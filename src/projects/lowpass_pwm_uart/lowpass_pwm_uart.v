==> flow/design.v <==
module lowpass_pwm_uart (
    input CLK,       
    output B6,       
    output PMOD1,    
    output PMOD3,    
    output PMOD5,    
    output PMOD7,    
    output PMOD2,    
    output PMOD4,    
    output PMOD6,    
    output PMOD8     
);
    parameter CLK_FREQ = 12_000_000;
    parameter PWM_FREQ = 1000;
    parameter PWM_PERIOD = CLK_FREQ / PWM_FREQ;  
    parameter FILTER_ALPHA_SHIFT = 16;  
    reg [31:0] pwm_counter = 0;  
    reg [7:0] duty_cycle = 0;
    reg pwm_out = 0;
    reg direction = 0;
    always @(posedge CLK) begin
        if (pwm_counter < PWM_PERIOD - 1)
            pwm_counter <= pwm_counter + 1;
        else
            pwm_counter <= 0;
        pwm_out <= (pwm_counter < ((duty_cycle * PWM_PERIOD) >> 8));
        if (pwm_counter == 0) begin
            if (!direction) begin
                if (duty_cycle < 255) duty_cycle <= duty_cycle + 1;
                else direction <= 1;
            end else begin
                if (duty_cycle > 0) duty_cycle <= duty_cycle - 1;
                else direction <= 0;
            end
        end
    end
    reg [23:0] filter_accum = 0;
    always @(posedge CLK) begin
        filter_accum <= filter_accum - (filter_accum >> FILTER_ALPHA_SHIFT) + (pwm_out ? 8'd255 : 8'd0);
    end
    wire [7:0] filter_out = filter_accum >> FILTER_ALPHA_SHIFT;
    reg [31:0] led_pwm_counter = 0;
    reg led_pwm_out = 0;
    always @(posedge CLK) begin
        if (led_pwm_counter < PWM_PERIOD - 1)
            led_pwm_counter <= led_pwm_counter + 1;
        else
            led_pwm_counter <= 0;
        led_pwm_out <= (led_pwm_counter < ((filter_out * PWM_PERIOD) >> 8));
    end
    assign B6 = led_pwm_out;
    reg [7:0] filter_sample = 0;
    always @(posedge CLK) begin
        if (pwm_counter == 0)  
            filter_sample <= filter_out;
    end
    assign PMOD2 = (filter_sample >= 8'd32);    
    assign PMOD4 = (filter_sample >= 8'd64);    
    assign PMOD6 = (filter_sample >= 8'd96);    
    assign PMOD8 = (filter_sample >= 8'd128);   
    assign PMOD1 = (filter_sample >= 8'd160);   
    assign PMOD3 = (filter_sample >= 8'd192);   
    assign PMOD5 = (filter_sample >= 8'd224);   
    assign PMOD7 = (filter_sample >= 8'd255);   
endmodule
* Step by step through the tools: lowpass_pwm_uart
Tool output for the design above, in the order of the flow.
Lines are those of the file above, counted from 1.
Library cell names are shortened.
The mark n/a stands for no value.
- Top module :: lowpass_pwm_uart
- Clock port :: CLK
- Cell library :: sky130hd
- Library corner :: tt_025C_1v80

* Word-level counts
Counts by Yosys on the flattened word-level netlist (proc, flatten, opt, wreduce; memories kept). Register bits leave out memories and registers merged into their read ports (data or address). Print and check cells are left out. Cells with the same type and inputs are merged into one.
- Bits in registers :: 107
- Bits in latches :: 0
- Memory bits (writable) :: 0
- Bits in read-only memories :: 0
- Clocked read ports x word width :: 0
- Memories kept :: 0
- Input bits :: 1
- Output and inout port bits :: 9
- $add $sub $neg :: 6
- Multiply operators :: 2
- Divide/modulo/power cells :: 0
- Magnitude comparators :: 14
- Equal/unequal tests :: 1
- Shift operators :: 0
- Mux-type cells :: 7
- Bitwise operators :: 0
- Reductions and logical operators :: 3
** Operator list (number)
- multiplier 8 x 9 -> 17 bit (second input constant) :: 2
- adder 32 x 1 -> 32 bit (second input constant) :: 2
- < comparator 32 x 14 -> 1 bit :: 2
- < comparator 32 x 14 -> 1 bit (second input constant) :: 2
- greater-or-equal comparator 8 bit (second input constant) :: 5
- logical NOT 32 bit :: 1
- 2-to-1 mux 8 bit :: 4
- adder 24 x 8 -> 24 bit :: 1
- subtractor 24 x 8 -> 24 bit :: 1
- greater-or-equal comparator 8 x 7 -> 1 bit (second input constant) :: 2
- adder 8 x 1 -> 8 bit (second input constant) :: 1
- subtractor 8 x 1 -> 8 bit (second input constant) :: 1
- > comparator 8 x 1 -> 1 bit (second input constant) :: 1
- greater-or-equal comparator 8 x 6 -> 1 bit (second input constant) :: 1
- < comparator 8 bit (second input constant) :: 1
- AND reduction 3 bit :: 1
- 2-to-1 mux 1 bit :: 3
- inequality test 2 x 1 -> 1 bit (second input constant) :: 1
- nonzero test 2 bit :: 1

* Longest topological paths
Yosys ltp: most cells in a row. Word level: on the elaborated netlist, between registers, memories and ports. Mapped: between sequential cells and ports; inverters and the memories' decode and read muxes count.
- Word-level depth :: 3
- ABC_AREA :: 0
- Mapped depth :: 23

* Synthesis result
Source: synth_stat.txt of the flow (Yosys; design flattened, memories mapped). It holds for the ABC_AREA given above (unset counts as 0); a run with the other value may have another netlist.
** Cells by type
- dfxtp_1 :: number 90, area in all 1.8E+03 sq um
- ha_1 :: number 140, area in all 1751.68 sq um
- fa_1 :: number 59, area in all 1.18E+03 sq um
- inv_1 :: number 179, area in all 671.894 sq um
- edfxtp_1 :: number 17, area in all 510.49 sq um
- xnor2_1 :: number 44, area in all 385.37 sq um
- a21oi_1 :: number 53, area in all 265.254 sq um
- nor2_1 :: number 66, area in all 247.738 sq um
- xor2_1 :: number 24, area in all 210.202 sq um
- a21o_1 :: number 25, area in all 187.68 sq um
- nand3_1 :: number 25, area in all 125.12 sq um
- o21ai_0 :: number 25, area in all 125.12 sq um
- nand2_1 :: number 23, area in all 86.333 sq um
- o21bai_1 :: number 11, area in all 82.579 sq um
- and3_1 :: number 11, area in all 68.816 sq um
- a211oi_1 :: number 9, area in all 67.565 sq um
- nor4_1 :: number 10, area in all 62.56 sq um
- nand4_1 :: number 9, area in all 56.304 sq um
Other cell types: 35; their cells: 92.
- Standard cells after synthesis :: 912
- Synthesis area :: 8545.7 sq um
- Sequential part of the area :: 2312.2 sq um
- Flip-flop cells :: 107

* Path before layout
Path of least setup slack by OpenSTA after synthesis, without wires, with an ideal clock, recovery checks aside; 20% of the period is set as input and as output delay. Where synthesis merged equal registers, the netlist keeps one of their names.
- Kind :: reg-to-reg
- From :: register filter_accum[21]
- To :: register led_pwm_out
- Clock period :: 6.03 ns
- Library setup time :: 0.065 ns
- Arrival time :: 4.833 ns
- Data required time :: 5.965 ns
- Setup slack :: 1.132 ns
- Path delay :: 4.898 ns
- Stages on the path :: 22
- Synthesis period reached :: 4.898 ns
"path delay" = arrival - input delay + setup time.
"stages on the path": output pins that drive a net of the path, with the launching flip-flop's if there is one; two outputs of one cell count as two.
"synthesis period reached" is the clock period less the worst setup slack; recovery checks do not enter. This is arithmetic on one report: input and output delays are still those of the set period (20% each).
Between the ends stands the longest chain of elaborated cells between them, by number of cells; it is not shown to be the way that was timed. Of several equally long chains one is given.
A line is the first line of the expression or statement that the cell stems from. Yosys adds cells for indexed reads and writes and turns some case tables into memories.
- Path through :: dfxtp_1 -> fa_1 -> inv_1 -> fa_1 -> inv_1 -> fa_1 -> inv_1 -> fa_1 -> inv_1 -> ha_1 -> o21a_1 -> a211oi_1 -> nor2_1 -> a31oi_1 -> xor2_1 -> ha_1 -> a21o_1 -> a21oi_1 -> nor2b_1 -> o2111ai_1 -> o2111ai_1 -> nor2_1
- Length of the longest elaborated chain :: 2
** RTL lines, path after synthesis
- start, declared :: line 37 : reg [23:0] filter_accum = 0;
- start, assigned :: line 39 : filter_accum <= filter_accum - (filter_accum >> FILTER_ALPHA_SHIFT) + (pwm_out ? 8'd255 : 8'd0);
- multiplier 8 x 9 -> 17 bit :: line 49 : led_pwm_out <= (led_pwm_counter < ((filter_out * PWM_PERIOD) >> 8));
- < comparator 32 x 14 -> 1 bit :: line 49
- end, assigned :: line 49
- end, declared :: line 43 : reg led_pwm_out = 0;

* Timing after layout
Path of least setup slack in the final report of run 1 (OpenROAD, finished layout, wires in). Where an end is a register, its clock arrival counts in the times.
- Kind :: reg-to-reg
- From :: register duty_cycle[5]
- To :: register pwm_out
- Clock period :: 3.26 ns
- Library setup time :: 0.10 ns
- Arrival time :: 5.16 ns
- Data required time :: 3.52 ns
- Setup slack :: -1.64 ns
- Stages on the path :: 21
Between the ends stands the longest chain of elaborated cells between them, by number of cells; it is not shown to be the way that was timed. Of several equally long chains one is given.
- Path through :: edfxtp_1 -> inv_2 -> fa_2 -> fa_1 -> inv_1 -> fa_1 -> inv_1 -> fa_1 -> inv_2 -> ha_4 -> inv_2 -> o21bai_1 -> a211oi_2 -> o31ai_2 -> a21oi_2 -> xor2_1 -> ha_1 -> and4_1 -> nand4_1 -> o2111ai_2 -> nor2_1
- Length of the longest elaborated chain :: 2
** RTL lines, path post-layout
- start, declared :: line 18 : reg [7:0] duty_cycle = 0;
- start, assigned :: line 29 : if (duty_cycle < 255) duty_cycle <= duty_cycle + 1;
- start, assigned :: line 32 : if (duty_cycle > 0) duty_cycle <= duty_cycle - 1;
- multiplier 8 x 9 -> 17 bit :: line 26 : pwm_out <= (pwm_counter < ((duty_cycle * PWM_PERIOD) >> 8));
- < comparator 32 x 14 -> 1 bit :: line 26
- end, assigned :: line 26
- end, declared :: line 19 : reg pwm_out = 0;

Ticket comment

Flow measurements of lowpass_pwm_uart on sky130hd: 2 stored runs with different settings, listed in no order. Input and output delays are each 20% of the period that was set; the output load is 0.01 pF.
"clock period reached" means the clock period less the worst setup slack. The figure is calculated, with input and output delays left at 20% of the set period.

** Run 1
- Settings :: period_ns=3.26; CORE_UTILIZATION=56; SETUP_SLACK_MARGIN=0.62; CORE_ASPECT_RATIO=0.53; TNS_END_PERCENT=50; GPL_TIMING_DRIVEN=1; CTS_CLUSTER_SIZE=15; CAP_MARGIN=30; MAX_ROUTING_LAYER=met4; CORE_MARGIN=2; SLEW_MARGIN=20
- Final utilization :: 76.3%
- Post-route worst hold slack :: 0.486 ns
- Worst slack on setup checks :: -1.641 ns
- Die outline area :: 16315.1 sq um
- Clock period reached :: 4.901 ns
- Cell area after synthesis :: 8545.7 sq um

** Run 2
- Settings :: period_ns=3.71; CORE_UTILIZATION=68; SETUP_SLACK_MARGIN=0.75; PLACE_DENSITY_LB_ADDON=0.01; GPL_TIMING_DRIVEN=1; GPL_ROUTABILITY_DRIVEN=0; CTS_CLUSTER_SIZE=55; CAP_MARGIN=20; CORE_MARGIN=2; SLEW_MARGIN=20
- Final utilization :: 90.6%
- Die outline area :: 13480.4 sq um
- Worst slack on setup checks :: -1.877 ns
- Clock period reached :: 5.587 ns
- Cell area after synthesis :: 8545.7 sq um
- Post-route worst hold slack :: 0.480 ns
