==> flow/design.v <==
module pwm_microcontroller(
    input clk,            
    input RX,             
    output TX,            
    output pwm0,          
    output pwm1           
);
    parameter PWM_BITS = 8;
    parameter PWM_FREQ = 1000;           
    parameter PWM_PERIOD = CLK_FREQ / PWM_FREQ;  
    parameter BAUD_RATE = 115200;
    parameter CLK_FREQ = 12000000;
    parameter BAUD_COUNT = CLK_FREQ / BAUD_RATE;
    reg [PWM_BITS-1:0] pwm0_duty = 0;
    reg [PWM_BITS-1:0] pwm1_duty = 0;
    reg [15:0] pwm_counter = 0;   
    reg [7:0] rx_data = 8'h00;
    reg rx_valid = 1'b0;
    reg [2:0] rx_state = 3'b000;
    reg [15:0] baud_counter = 16'h0000;
    reg [2:0] bit_counter = 3'b000;
    reg rx_sync1 = 1'b1, rx_sync2 = 1'b1;
    reg tx_busy = 0;
    reg tx_start = 0;
    reg [7:0] tx_data = 8'h00;
    reg [3:0] tx_bit_counter = 0;
    reg [15:0] tx_baud_counter = 0;
    reg tx_reg = 1'b1;
    assign TX = tx_reg;
    reg [7:0] instr = 0;
    reg [7:0] data = 0;
    reg waiting_for_data = 0;
    always @(posedge clk) begin
        rx_sync1 <= RX;
        rx_sync2 <= rx_sync1;
    end
    always @(posedge clk) begin
        rx_valid <= 1'b0;
        case (rx_state)
            3'b000: begin  
                if (rx_sync2 == 1'b0) begin
                    rx_state <= 3'b001;
                    baud_counter <= 16'h0000;
                    bit_counter <= 3'b000;
                end
            end
            3'b001: begin  
                if (baud_counter >= (BAUD_COUNT >> 1)) begin
                    if (rx_sync2 == 1'b0) begin
                        rx_state <= 3'b010;
                        baud_counter <= 16'h0000;
                    end else begin
                        rx_state <= 3'b000;
                    end
                end else begin
                    baud_counter <= baud_counter + 16'h0001;
                end
            end
            3'b010: begin  
                if (baud_counter >= BAUD_COUNT) begin
                    rx_data[bit_counter] <= rx_sync2;
                    baud_counter <= 16'h0000;
                    bit_counter <= bit_counter + 3'b001;
                    if (bit_counter == 3'b111) begin
                        rx_state <= 3'b100;
                    end
                end else begin
                    baud_counter <= baud_counter + 16'h0001;
                end
            end
            3'b100: begin  
                if (baud_counter >= BAUD_COUNT) begin
                    if (rx_sync2 == 1'b1) begin
                        rx_valid <= 1'b1;
                    end
                    rx_state <= 3'b000;
                    baud_counter <= 16'h0000;
                end else begin
                    baud_counter <= baud_counter + 16'h0001;
                end
            end
            default: begin
                rx_state <= 3'b000;
                baud_counter <= 16'h0000;
            end
        endcase
    end
    always @(posedge clk) begin
        if (rx_valid) begin
            if (!waiting_for_data) begin
                instr <= rx_data;
                if (rx_data == 8'h01 || rx_data == 8'h02) begin
                    waiting_for_data <= 1;
                end else if (rx_data == 8'hFF) begin
                    pwm0_duty <= 0;
                    pwm1_duty <= 0;
                    tx_data <= 8'hAA;  
                    tx_start <= 1;
                end
            end else begin
                data <= rx_data;
                if (instr == 8'h01) pwm0_duty <= rx_data;
                else if (instr == 8'h02) pwm1_duty <= rx_data;
                tx_data <= 8'h55;  
                tx_start <= 1;
                waiting_for_data <= 0;
            end
        end else begin
            tx_start <= 0;
        end
    end
    always @(posedge clk) begin
        if (tx_start && !tx_busy) begin
            tx_busy <= 1;
            tx_bit_counter <= 0;
            tx_baud_counter <= 0;
        end
        if (tx_busy) begin
            if (tx_baud_counter == 0) begin
                case (tx_bit_counter)
                    0: tx_reg <= 1'b0;  
                    1: tx_reg <= tx_data[0];
                    2: tx_reg <= tx_data[1];
                    3: tx_reg <= tx_data[2];
                    4: tx_reg <= tx_data[3];
                    5: tx_reg <= tx_data[4];
                    6: tx_reg <= tx_data[5];
                    7: tx_reg <= tx_data[6];
                    8: tx_reg <= tx_data[7];
                    9: tx_reg <= 1'b1;  
                    default: begin
                        tx_reg <= 1'b1;
                        tx_busy <= 0;
                        tx_bit_counter <= 0;
                    end
                endcase
                tx_bit_counter <= tx_bit_counter + 1;
            end
            tx_baud_counter <= (tx_baud_counter == BAUD_COUNT-1) ? 0 : tx_baud_counter + 1;
        end
    end
    always @(posedge clk) begin
        if (pwm_counter == PWM_PERIOD-1) pwm_counter <= 0;
        else pwm_counter <= pwm_counter + 1;
    end
    assign pwm0 = (pwm_counter < ((pwm0_duty * PWM_PERIOD) >> 8)) ? 1'b0 : 1'b1;
    assign pwm1 = (pwm_counter < ((pwm1_duty * PWM_PERIOD) >> 8)) ? 1'b0 : 1'b1;
endmodule
* From RTL to reports: pwm_microcontroller *
Tool output for the design above, in the order of the flow.
Lines are those of the file above, counted from 1.
Operators carry their Yosys type and port widths (W data, S select, Z words).
Cell names lack the library's common part.
The mark - stands for no value.

set-up
  design top = pwm_microcontroller
  clock = clk
  standard-cell library = sky130hd
  library corner = tt_025C_1v80

* Word-level counts *
Counts by Yosys on the flattened word-level netlist (proc, flatten, opt, wreduce; memories kept). Register bits leave out memories and registers merged into their read ports (data or address). Print and check cells are left out. Cells with the same type and inputs are merged into one.

storage and ports
  output and inout bits = 3
  cells after elaboration = 127
  register bits = 105
  input bits = 2

operators by class
  add/subtract/negate cells = 6
  mux-type cells = 41
  shifts and indexed selects = 2
  multipliers = 2
  reductions and logical operators = 21
  magnitude comparators = 4
  bitwise logic cells = 4
  equal/unequal tests = 29

operators with widths
  kind                     count
  $mul A8 B9 Y17 const B   2
  $mux W16                 6
  $mux W8                  9
  $add A16 B1 Y16 const B  3
  $pmux W16 S3             1
  $lt A16 B14 Y1           2
  $mux W3                  7
  $eq A16 B14 Y1 const B   1
  $ge A16 B6 Y1 const B    1
  $ge A16 B7 Y1 const B    1
  $eq A16 B7 Y1 const B    1
  $logic_not A16 Y1        1
  $eq A4 B3 Y1 const B     4
  $eq A8 B1 Y1 const B     2
  $eq A8 B2 Y1 const B     2
  $ne A2 B2 Y1 const B     7
  $pmux W3 S4              1
  $mux W4                  3
  $mux W1                  11
  $reduce_or A10 Y1        1
  $reduce_and A2 Y1        5
  $reduce_and A5 Y1        2
  $pmux W1 S9              1
  $shift A1 B4 Y8          1
  $shift A1 B4 Y8 const A  1
  $eq A4 B2 Y1 const B     2
  $eq A4 B4 Y1 const B     2
  $eq A8 B8 Y1 const B     1

Not listed: further kinds 23, cells in them 28.

* Depth *
Depth = most cells in a row (Yosys ltp): at word level without a register or memory, in the mapped netlist without a sequential cell, where the memories' decode and read muxes count.

depth
  word-level depth = 6
  ABC_AREA = 0
  gate-level depth with buffers = 20
  gate-level depth less buffers = 20

* Mapped cells and area *
Source: synth_stat.txt of the flow (Yosys; design flattened, memories mapped). It holds for the ABC_AREA given above (unset counts as 0); a run with the other value may have another netlist.
The area totals of this step are shown rounded.

cells by type
  type      count  total area (µm²)
  edfxtp_1  58     1741.67
  ha_1      117    1.46E+03
  fa_1      49     980.941
  dfxtp_1   41     820.787
  inv_1     136    510.49
  xor2_1    35     306.544
  nand2_1   45     168.912
  nor2_1    45     168.912
  xnor2_1   19     166.41
  a21oi_1   31     155.149
  a21o_1    20     150.144
  o21ai_0   27     135.13
  and2_1    21     131.376
  nand3_1   19     95.091
  nand4_1   14     87.584
  o211ai_1  10     75.072
  o21bai_1  9      67.565
  and3_1    9      56.304

Other cell types: 37; their cells: 103.

mapped netlist
  flip-flop cells = 99
  buffer cells = 6
  mapped cells = 808
  sequential part of the area = 0.002562 mm²
  chip area (Yosys) = 0.008046 mm²

* Path before layout *
Path of least setup slack by OpenSTA after synthesis, without wires, with an ideal clock, recovery checks aside; 20% of the period is set as input and as output delay. Where synthesis merged equal registers, the netlist keeps one of their names.

path after synthesis
  path kind = register to output
  from = register pwm1_duty[6]
  to = output port pwm1
  time at the first pin = 0 ps
  data required time = 5472 ps
  buffers on the path = 0
  delay of the path = 5004 ps
  output delay = 1368 ps
  stages on the path = 20
  slack = 468 ps
  period = 6840 ps
  arrival time = 5004 ps
  synthesis period reached = 6372 ps

"delay of the path" is the arrival time less input delay plus setup time.
A path that ends at an output port has no setup time.
"stages on the path": output pins that drive a net of the path, with the launching flip-flop's if there is one; two outputs of one cell count as two.
"synthesis period reached" is the clock period less the worst setup slack; recovery checks do not enter. This is arithmetic on one report: input and output delays are still those of the set period (20% each).
The rows between start and end are the longest chain of elaborated cells between them; the timing report does not say that the signal goes this way. Where chains are equally long, one stands for them.
Each line given opens the expression or statement behind the cell; cells for indexed reads and writes are added by Yosys, which also makes memories of some case tables.

between the ends, after synthesis
  cell sequence = edfxtp_1 > inv_1 > fa_1 > fa_1 > inv_1 > fa_1 > inv_1 > fa_1 > inv_1 > ha_1 > a2111oi_0 > o21ai_1 > a2111oi_0 > nor3_1 > xnor2_1 > ha_1 > or4_1 > a21oi_1 > o21a_1 > o21ai_0
  length of the longest elaborated chain = 3
  elaborated cells on any way between the ends = 3
  source lines of those cells = 1
  those cells by class = mul: 1; compare: 1; mux: 1

ends and longest elaborated chain, after synthesis
  element          RTL line  RTL
  start, declared  15        reg [PWM_BITS-1:0] pwm1_duty = 0;
  start, assigned  96        pwm1_duty <= 0;
  start, assigned  103       else if (instr == 8'h02) pwm1_duty <= rx_data;
  $mul A8 B9 Y17   147       assign pwm1 = (pwm_counter < ((pwm1_duty * PWM_PERIOD) >> 8)) ? 1'b0 : 1'b1;
  $lt A16 B14 Y1   147
  $mux W1          147
  end, declared    6         output pwm1

* Timing after layout *
Path of least setup slack in the final report of run A (OpenROAD, finished layout, wires in). Where an end is a register, its clock arrival counts in the times.
The report prints the path's times to 10 ps; the period is as set.

path after layout
  path kind = register to output
  from = register pwm1_duty[6]
  to = output port pwm1
  buffers on the path = 1
  time at the first pin = 350 ps
  arrival time = 6030 ps
  data required time = 6260 ps
  period = 7820 ps
  output delay = 1560 ps
  stages on the path = 21
  slack = 230 ps

The rows between start and end are the longest chain of elaborated cells between them; the timing report does not say that the signal goes this way. Where chains are equally long, one stands for them.

between the ends, after layout
  cell sequence = edfxtp_1 > inv_1 > fa_1 > fa_1 > inv_1 > fa_1 > inv_1 > fa_1 > inv_1 > ha_1 > a2111oi_0 > o21ai_1 > a2111oi_0 > nor3_1 > xnor2_1 > ha_1 > or4_1 > a21oi_1 > o21a_1 > o21ai_0 > clkdlybuf4s50_1
  length of the longest elaborated chain = 3
  elaborated cells on any way between the ends = 3
  source lines of those cells = 1
  those cells by class = mul: 1; compare: 1; mux: 1

ends and longest elaborated chain, after layout
  element          RTL line  RTL
  start, declared  15        reg [PWM_BITS-1:0] pwm1_duty = 0;
  start, assigned  96        pwm1_duty <= 0;
  start, assigned  103       else if (instr == 8'h02) pwm1_duty <= rx_data;
  $mul A8 B9 Y17   147       assign pwm1 = (pwm_counter < ((pwm1_duty * PWM_PERIOD) >> 8)) ? 1'b0 : 1'b1;
  $lt A16 B14 Y1   147
  $mux W1          147
  end, declared    6         output pwm1

Subject: flow runs of pwm_microcontroller

Hi,

pwm_microcontroller through Yosys and OpenROAD on sky130hd: 2 stored runs, unordered, with their settings and measured results. The constraints put input and output delay at 20% of the set period each and load the outputs with 0.01 pF.
By "total power after layout" is meant OpenSTA's value without simulated activity: inputs other than the clock are taken to toggle once in ten clock periods, and the tool carries that through the logic.
Results are given in rounded form.
Settings: -- = not set for that run.

item                                          run A     run B
period_ns                                     7.82      11.1
SETUP_SLACK_MARGIN                            -0.22     1.42
CAP_MARGIN                                    20        10
CORE_MARGIN                                   2         2
CORE_UTILIZATION                              40        65
SLEW_MARGIN                                   20        20
PLACE_DENSITY                                 --        0.64
HOLD_SLACK_MARGIN                             --        0.23
CORE_ASPECT_RATIO                             --        1.06
TNS_END_PERCENT                               --        65
MIN_ROUTING_LAYER                             --        met1
MAX_ROUTING_LAYER                             --        met5
netlist area reported by Yosys (mm²)          0.008046  0.008046
final worst hold slack (ps)                   332       335
setup slack of the critical path (ps)         228       2665
standard-cell area of the final layout (mm²)  0.008705  0.008519
final design utilization (%)                  44.4      71.0
post-route setup TNS (ps)                     0         0
area inside the die boundary (mm²)            0.02127   0.01329
total power after layout (uW)                 1164      800.6

Regards
